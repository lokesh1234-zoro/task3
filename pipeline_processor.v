==> flow/design.v <==
`timescale 1ns / 1ps
module pipelined_processor (
    input clk,               
    input rst,               
    output reg [31:0] pc     
);
reg [31:0] if_id_reg;        
reg [31:0] id_ex_reg [3:0];  
reg [31:0] ex_wb_reg [1:0];  
reg [31:0] reg_file [0:7];   
integer i;
reg [31:0] instr_mem [0:15];
initial begin
    instr_mem[0] = 32'h11230000;  
    instr_mem[1] = 32'h22100000;  
    instr_mem[2] = 32'h33100004;  
end
reg [31:0] data_mem [0:15];
initial begin
    data_mem[12] = 32'd10;  
end
wire [3:0] opcode;
wire [3:0] rdest, rsrc1, rsrc2;
wire [15:0] imm;
wire [31:0] rsrc1_val, rsrc2_val, alu_result;
reg [31:0] result;
assign opcode = if_id_reg[31:28];
assign rdest  = if_id_reg[27:24];
assign rsrc1  = if_id_reg[23:20];
assign rsrc2  = if_id_reg[19:16];
assign imm    = if_id_reg[15:0];
assign rsrc1_val = reg_file[rsrc1];
assign rsrc2_val = reg_file[rsrc2];
always @(*) begin
    case (id_ex_reg[0][31:28])  
        4'b0001: result = id_ex_reg[1] + id_ex_reg[2];  
        4'b0010: result = id_ex_reg[1] - id_ex_reg[2];  
        4'b0011: result = data_mem[id_ex_reg[1] + id_ex_reg[3]];  
        default: result = 32'b0;
    endcase
end
assign alu_result=result;
always @(posedge clk or posedge rst) begin
    if (rst) begin
        pc <= 0;
        if_id_reg <= 0;
        for (i = 0; i < 4; i = i + 1) id_ex_reg[i] <= 0;
        for (i = 0; i < 2; i = i + 1) ex_wb_reg[i] <= 0;
        for (i = 0; i < 8; i = i + 1) reg_file[i] <= 0;
        reg_file[2] <= 5;  
        reg_file[3] <= 3;
    end else begin
        if_id_reg <= instr_mem[pc >> 2];  
        pc <= pc + 4;
        id_ex_reg[0] <= {opcode, rdest, 20'b0};  
        id_ex_reg[1] <= rsrc1_val;               
        id_ex_reg[2] <= rsrc2_val;               
        id_ex_reg[3] <= {{16{imm[15]}}, imm};    
        ex_wb_reg[0] <= alu_result;              
        ex_wb_reg[1] <= id_ex_reg[0][27:24];    
        if (ex_wb_reg[1] != 0)                   
            reg_file[ex_wb_reg[1]] <= ex_wb_reg[0];
    end
end
endmodule
# Tool chain data of pipelined_processor
# What the tools print for pipelined_processor, step after step.
# Line numbers count from 1 in the design file above.
# Not given: -
dict set report inputs {
  design {pipelined_processor}
  clk_port {clk}
  library {sky130hd}
  pvt_corner {tt_025C_1v80}
}

# Word-level counts
# Source: Yosys, flattened and elaborated. Widths are those after wreduce; folded enables and synchronous resets count as part of the registers. Registers that Yosys merges into a memory's read port (data or address) are not register bits. Print and check cells do not count. Equal cells are merged and count once.
dict set report bits {
  reg_bits 32
  inputBits 2
}
dict set report classes {
  n_addsub 1
}
# operator n
set op_table {}
lappend op_table {{adder 32 x 3 -> 32 bit (second input constant)} 1}

# Logic depth
# Longest topological path by Yosys (ltp), each cell counted once; first at word level (registers and memories cut), then after technology mapping (sequential cells cut; the memories' decode and read muxes count).
dict set report logic_depth {
  depth_word 1
  ABC_AREA 0
  mapped_depth 5
}

# Netlist
# Source: synth_stat.txt of the flow (Yosys; design flattened, memories mapped). It holds for the ABC_AREA given above (unset counts as 0); a run with the other value may have another netlist.
# The area totals of this step are shown rounded.
dict set report synth_totals {
  yosys_area_mm2 0.00134
  ffs 30
  cell_count 115
}
# cell_type n area_total_um2
set by_type {}
lappend by_type {sky130_fd_sc_hd__dfrtp_1 30 750.72}
lappend by_type {sky130_fd_sc_hd__xnor2_1 21 183.926}
lappend by_type {sky130_fd_sc_hd__xor2_1 7 61.309}
lappend by_type {sky130_fd_sc_hd__nand4_1 9 56.304}
lappend by_type {sky130_fd_sc_hd__nand3_1 10 50.048}
lappend by_type {sky130_fd_sc_hd__nor4_4 2 42.541}
lappend by_type {sky130_fd_sc_hd__nand2_1 10 37.536}
lappend by_type {sky130_fd_sc_hd__nor2_1 7 26.275}
lappend by_type {sky130_fd_sc_hd__buf_4 2 15.014}
lappend by_type {sky130_fd_sc_hd__nor3_1 3 15.014}
lappend by_type {sky130_fd_sc_hd__and3_1 2 12.512}
lappend by_type {sky130_fd_sc_hd__ha_1 1 12.512}
lappend by_type {sky130_fd_sc_hd__nand4_2 1 12.512}
lappend by_type {sky130_fd_sc_hd__or2_2 2 12.512}
lappend by_type {sky130_fd_sc_hd__inv_1 3 11.261}
lappend by_type {sky130_fd_sc_hd__and4_2 1 10.01}
lappend by_type {sky130_fd_sc_hd__nand3_2 1 10.01}
lappend by_type {sky130_fd_sc_hd__and4_1 1 8.758}
# Not listed: further types 2, cells in them 2.

# Worst setup path after synthesis
# OpenSTA on the mapped netlist: ideal clock, no wires. The path of least setup slack (recovery checks aside). Input and output delay are each 20% of the period. Register names are those of the netlist, which keeps one name where synthesis merged equal registers.
dict set report synth_timing {
  path_type {register to register}
  from {register pc[2]}
  to {register pc[28]}
  period_ns 1.58
  path_delay_ns 1.572
  arrival_ns 1.446
  launch_ns 0.000
  path_stages 6
  n_path_buf 0
  required_time_ns 1.454
  slack_ns 0.008
  synth_period_reached_ns 1.572
}
# "path_delay_ns" is the arrival time less input delay plus setup time.
# "path_stages" counts driving pins, that of a launching flip-flop among them; a cell with two outputs on the path counts twice.
# "synth_period_reached_ns" is the clock period less the worst setup slack; recovery checks do not enter. This is arithmetic on one report: input and output delays are still those of the set period (20% each).
# The rows between start and end are the longest chain of elaborated cells between them; the timing report does not say that the signal goes this way. Where chains are equally long, one stands for them.
# Each line given opens the expression or statement behind the cell; cells for indexed reads and writes are added by Yosys, which also makes memories of some case tables.
dict set report synth_between {
  cell_sequence {sky130_fd_sc_hd__dfrtp_1 > sky130_fd_sc_hd__ha_1 > sky130_fd_sc_hd__nand3_1 > sky130_fd_sc_hd__nor4_4 > sky130_fd_sc_hd__nand4_1 > sky130_fd_sc_hd__xnor2_1}
  elab_chain_cells 1
}
# element line
set synth_lines {}
lappend synth_lines {{start: declaration} 5} ;# output reg [31:0] pc
lappend synth_lines {{start: assignment} 45} ;# pc <= 0;
lappend synth_lines {{start: assignment} 54} ;# pc <= pc + 4;
lappend synth_lines {{adder 32 x 3 -> 32 bit} 54}
lappend synth_lines {{end: assignment} 45}
lappend synth_lines {{end: assignment} 54}
lappend synth_lines {{end: declaration} 5}

# Worst path after layout
# Path of least setup slack in the final report of flow run 2 (OpenROAD, finished layout, wires in). Where an end is a register, its clock arrival counts in the times.
dict set report layout_timing {
  path_type {register to output}
  from {register pc[10]}
  to {output pc[10]}
  launch_ns 0.28
  path_stages 6
  required_time_ns 0.78
  period_ns 0.98
  slack_ns -0.51
  arrival_ns 1.29
  n_path_buf 5
}
dict set report layout_between {
  cell_sequence {sky130_fd_sc_hd__dfrtp_2 > sky130_fd_sc_hd__buf_4 > sky130_fd_sc_hd__buf_4 > sky130_fd_sc_hd__buf_6 > sky130_fd_sc_hd__buf_6 > sky130_fd_sc_hd__buf_6}
  elab_chain_cells 0
}
# element line
set layout_lines {}
lappend layout_lines {{start: declaration} 5} ;# output reg [31:0] pc
lappend layout_lines {{start: assignment} 45} ;# pc <= 0;
lappend layout_lines {{start: assignment} 54} ;# pc <= pc + 4;
lappend layout_lines {{end: declaration} 5}

# Measured results for pipelined_processor: 2 stored runs of the Yosys and OpenROAD flow on sky130hd. The settings differ; the order carries no meaning. The constraints put input and output delay at 20% of the set period each and load the outputs with 0.01 pF.
# "achievedPeriod_ns": clock period set for the run, less the worst setup slack. It is reckoned from that one timing run; input and output delays stay at 20% of the period that was set.
# "worst_path_time_ns" means the part of the period allowed to the worst setup path (the constraints hold back 20% at inputs and 20% at outputs) less its slack; where the path has registers, the arrival times of their clocks count too.
# "fin_power_w" rests on the timing tool's default activity at the inputs, not on a simulated workload.
# Results are given in rounded form.
run="flow run 1" settings period_ns=1.08 CORE_UTILIZATION=52 SETUP_SLACK_MARGIN=0.1 PLACE_DENSITY_LB_ADDON=0.29 CORE_MARGIN=10 CELL_PAD_IN_SITES_GLOBAL_PLACEMENT=2 CTS_CLUSTER_SIZE=55 CTS_CLUSTER_DIAMETER=284 SLEW_MARGIN=15 MAX_ROUTING_LAYER="met5" CAP_MARGIN=20
run="flow run 1" outcome="incomplete, placement halted on FLW-0024"
run="flow run 2" settings period_ns=0.98 CORE_UTILIZATION=20 SETUP_SLACK_MARGIN=0.16 HOLD_SLACK_MARGIN=0.16 CORE_ASPECT_RATIO=0.94 CELL_PAD_IN_SITES_GLOBAL_PLACEMENT=3 CELL_PAD_IN_SITES_DETAIL_PLACEMENT=1 CAP_MARGIN=25 CORE_MARGIN=2 SLEW_MARGIN=20
run="flow run 2" results utilization_pct=46.3 die_area_mm2=0.00736 achievedPeriod_ns=1.488 fin_power_w=0.00233 worst_path_time_ns=1.29 timing.worst_path_kind="register to output" worst_setup_slack_ns=-0.508 final_stdcell_area_mm2=0.00295 total_negative_slack_ns=-16.1 ys_area_mm2=0.00134
